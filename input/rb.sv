==> flow/design.v <==
package mycpu_pkg;
  typedef enum  logic [3:0] {
                RST = 4'b0000,
                INF = 4'b0001,
                EX0 = 4'b0010,
                HLT = 4'b0100,
                XL0 = 4'b1000
                } cu_state_t;
  typedef enum  logic [3:0] {
                FMOVA = 4'b0000,
                FINC  = 4'b0001,
                FADD  = 4'b0010,
                FMUL  = 4'b0011,  
                FSRA  = 4'b0100,  
                FSUB  = 4'b0101,
                FDEC  = 4'b0110,
                FSLA  = 4'b0111,  
                FAND  = 4'b1000,
                FOR   = 4'b1001,
                FXOR  = 4'b1010,
                FNOT  = 4'b1011,
                FMOVB = 4'b1100,
                FSHR  = 4'b1101,
                FSHL  = 4'b1110,  
                FCLR  = 4'b1111
                } fs_t;
  typedef enum    logic [6:0] {
                  MOVA = 7'b0000000,
                  INC  = 7'b0000001,
                  ADD  = 7'b0000010,
                  MUL  = 7'b0000011,  
                  SRA  = 7'b0000100,  
                  SUB  = 7'b0000101,
                  DEC  = 7'b0000110,
                  SLA  = 7'b0000111,  
                  AND  = 7'b0001000,
                  OR   = 7'b0001001,
                  XOR  = 7'b0001010,
                  NOT  = 7'b0001011,
                  MOVB = 7'b0001100,
                  SHR  = 7'b0001101,
                  SHL  = 7'b0001110,
                  CLR  = 7'b0001111,
                  LDI  = 7'b1001100,
                  ADI  = 7'b1000010,
                  LD   = 7'b0010000,
                  ST   = 7'b0100000,
                  BRZ  = 7'b1100000,
                  BRN  = 7'b1100001,
                  JMP  = 7'b1110000,
                  IOR  = 7'b0010001,  
                  IOW  = 7'b0100001,  
                  XXL  = 7'b1111110,  
                  HAL  = 7'b1111111  
                  } opcode_t;
   typedef enum logic[1:0] {
                  PC_NOP = 2'b00,
                  PC_INC = 2'b01,
                  PC_BRA = 2'b10,
                  PC_JMP = 2'b11
                  } pc_t;
endpackage
import mycpu_pkg::*;
module rb
  (
   input logic 	       clk,
   input logic 	       rst_n,
   input logic [15:0]  d_in,
   input logic 	       rw_in,
   input logic [11:0]   rs_in,
   output logic [15:0] a_out,
   output logic [15:0] b_out
   );
logic [15:0][15:0] rb_r;
always_ff @( posedge clk or negedge rst_n )
begin : rb_regs
  if (rst_n == '0)
    begin
      rb_r <= '0;
    end
  else
    begin
      if (rw_in == '1)
        begin
          rb_r[rs_in[11:8]] <= d_in;
        end
      else
        begin
          rb_r <= rb_r;
        end
    end
end : rb_regs
always_comb
begin : amux_logic
  a_out = rb_r[rs_in[7:4]];
end : amux_logic
always_comb
begin : bmux_logic
  b_out = rb_r[rs_in[3:0]];
end : bmux_logic
endmodule
# == From RTL to reports: rb ==
# Tool output for the design above, in the order of the flow.
# Lines are those of the file above, counted from 1.
# Operators carry their Yosys type and port widths (W data, S select, Z words).
# Library cell names are shortened.
# A cell with - has no value.
# inputs
top_module,rb
clk_port,clk
lib,sky130hd
lib_corner,tt_025C_1v80

# == Word level ==
# Source: Yosys, flattened and elaborated, memories not mapped. Widths are those after wreduce; folded enables and synchronous resets count as part of the registers. Registers that Yosys merges into a memory's read port (data or address) are not register bits. Print and check cells do not count. Equal cells are merged and count once.
# op_classes
n_addsub,1
equal,0
n_shift,4
mux,0
compare,0
div_mod_pow,0
n_reduce_logical,0
n_mul,0
bitwise,3
# op_table
op,n
$shiftx A256 B9 Y16,2
$shift A16 B33 Y256,1
$shift A16 B33 Y256 const A,1
$and A256 B256 Y256,1
$or A256 B256 Y256,1
$not A256 Y256,1
$neg A8 Y33,1
# word_totals
mem_count,0
reg_bits,256
wordCells,9
mem_bits_rw,0
output_inout_bits,32
rom_bits,0
clocked_rd_ports_x_width,0
latchBits,0
inputBits,31

# == Depth ==
# Yosys ltp: most cells in a row. Word level: on the elaborated netlist, between registers, memories and ports. Mapped: between sequential cells and ports; inverters and the memories' decode and read muxes count.
# logic_depth
word_depth,5
ABC_AREA,0
mapped_depth,10
mapped_depth_nobuf,6

# == Mapped cells and area ==
# Source: synth_stat.txt of the flow (Yosys; design flattened, memories mapped). It holds for the ABC_AREA given above (unset counts as 0); a run with the other value may have another netlist.
# The area totals of this step are shown rounded.
# synth_totals
area_mm2,0.0136
ff_cells,256
stdcells,892
seqArea_mm2,0.00641
# by_type
type,n
dfrtp_1,256
mux4_2,128
mux2_2,177
a22o_1,56
a22oi_1,64
nand2_1,48
clkbuf_1,45
buf_6,11
mux2_4,8
buf_2,19
a22o_2,8
nor3_4,4
a211oi_4,3
buf_4,6
nand2b_1,7
nor4_4,2
o21ai_0,7
nor2_4,3
# Not listed: further types 23, cells in them 40.

# == Path before layout ==
# Path of least setup slack by OpenSTA after synthesis, without wires, with an ideal clock, recovery checks aside; 20% of the period is set as input and as output delay. Where synthesis merged equal registers, the netlist keeps one of their names.
# synth_timing
path_kind,input-to-output
from,input port rs_in[4]
to,output port a_out[13]
clock_period_ps,3140
launch_ps,628
t_arrival_ps,2130
slack_ps,382
required_ps,2512
delay_ps,1502
output_delay_ps,628
path_stages,5
period_less_setup_slack_ps,2758
# "delay_ps" = arrival - input delay + setup time.
# At an output port there is no setup time.
# "path_stages" counts driving pins, that of a launching flip-flop among them; a cell with two outputs on the path counts twice.
# "period_less_setup_slack_ps" is the clock period less the worst setup slack; recovery checks do not enter. This is arithmetic on one report: input and output delays are still those of the set period (20% each).
# Between the ends stands the longest chain of elaborated cells between them, by number of cells; it is not shown to be the way that was timed. Of several equally long chains one is given.
# Each line given opens the expression or statement behind the cell; cells for indexed reads and writes are added by Yosys, which also makes memories of some case tables.
# synth_between
cell_sequence,clkbuf_1 -> buf_2 -> mux4_2 -> a22oi_1 -> nand2_1
elab_chain_cells,1
# synth_rtl
element,line,source
start: declaration,70,"input logic [11:0]   rs_in,"
$shiftx A256 B9 Y16,95,a_out = rb_r[rs_in[7:4]];
end: declaration,71,"output logic [15:0] a_out,"

# == Path in the finished layout ==
# From the final timing report of record 1: the path of least setup slack in the routed layout; clock arrival at registers is part of the times.
# The path's times are printed in steps of 10 ps; the period is the one set.
# layout_timing
path_kind,reg-to-output
from,register rb_r
to,output port b_out[0]
t_arrival_ps,1950
launch_ps,540
clock_period_ps,1980
path_stages,6
output_delay_ps,400
required_ps,1580
slack_ps,-370
# Where an end lacks its bit number, it is one bit of the signal, or one of the new flip-flops if synthesis recoded a state register.
# Between the ends stands the longest chain of elaborated cells between them, by number of cells; it is not shown to be the way that was timed. Of several equally long chains one is given.
# A register here has more assigning lines than the two given.
# layout_between
cell_sequence,dfrtp_1 -> mux4_2 -> a22oi_2 -> buf_4 -> nand2_2 -> buf_6
elab_chain_cells,1
# layout_rtl
element,line,source
start: declaration,74,logic [15:0][15:0] rb_r;
start: assignment,85,rb_r[rs_in[11:8]] <= d_in;
start: assignment,89,rb_r <= rb_r;
$shiftx A256 B9 Y16,99,b_out = rb_r[rs_in[3:0]];
end: declaration,72,output logic [15:0] b_out

# Below are 2 stored runs of the flow (Yosys, OpenROAD; platform sky130hd) on rb, each with its settings and what was measured, unordered. Constraints: input delay and output delay 20% of the set period each, output load 0.01 pF.
# By "period_reached_ps" is meant the clock period of the run minus its worst setup slack. This is arithmetic on one report: input and output delays are still those of the set period (20% each).
# By "worst_path_allowed_less_slack_ps" is meant the share of the clock period that the worst setup path is allowed (20% is reserved at inputs, 20% at outputs), minus its slack. Clock arrival times at its registers enter into it.
# "design_power_mw" is the tool's figure for a default switching activity; nothing was simulated.
# "worst_path_allowed_less_slack_ps" is given in steps of 10 ps.
# Values from the reports are rounded here.
# Settings: . = not set for that run.
# Among the results, . means that no value is shown for the run.
setting or result,record 1,record 2
period_ns,1.98,2.43
CAP_MARGIN,20,30
CORE_MARGIN,2,2
CORE_UTILIZATION,40,71
SLEW_MARGIN,20,20
SETUP_SLACK_MARGIN,.,-0.19
PLACE_DENSITY_LB_ADDON,.,0.07
CELL_PAD_IN_SITES_GLOBAL_PLACEMENT,.,3
TNS_END_PERCENT,.,55
CTS_CLUSTER_SIZE,.,37
CTS_CLUSTER_DIAMETER,.,230
worst_path_allowed_less_slack_ps,1950,.
worst_setup_path_type,reg-to-output,.
design_power_mw,19.3,.
final_cell_area_mm2,0.0179,.
synthArea_mm2,0.0136,.
tns_setup_ps,-8770,.
final_setup_ws_ps,-368,.
period_reached_ps,2348,.
design.die.area_mm2,0.0356,.
fin_util_pct,53.3,.
# Record 2: incomplete, placement halted on FLW-0024
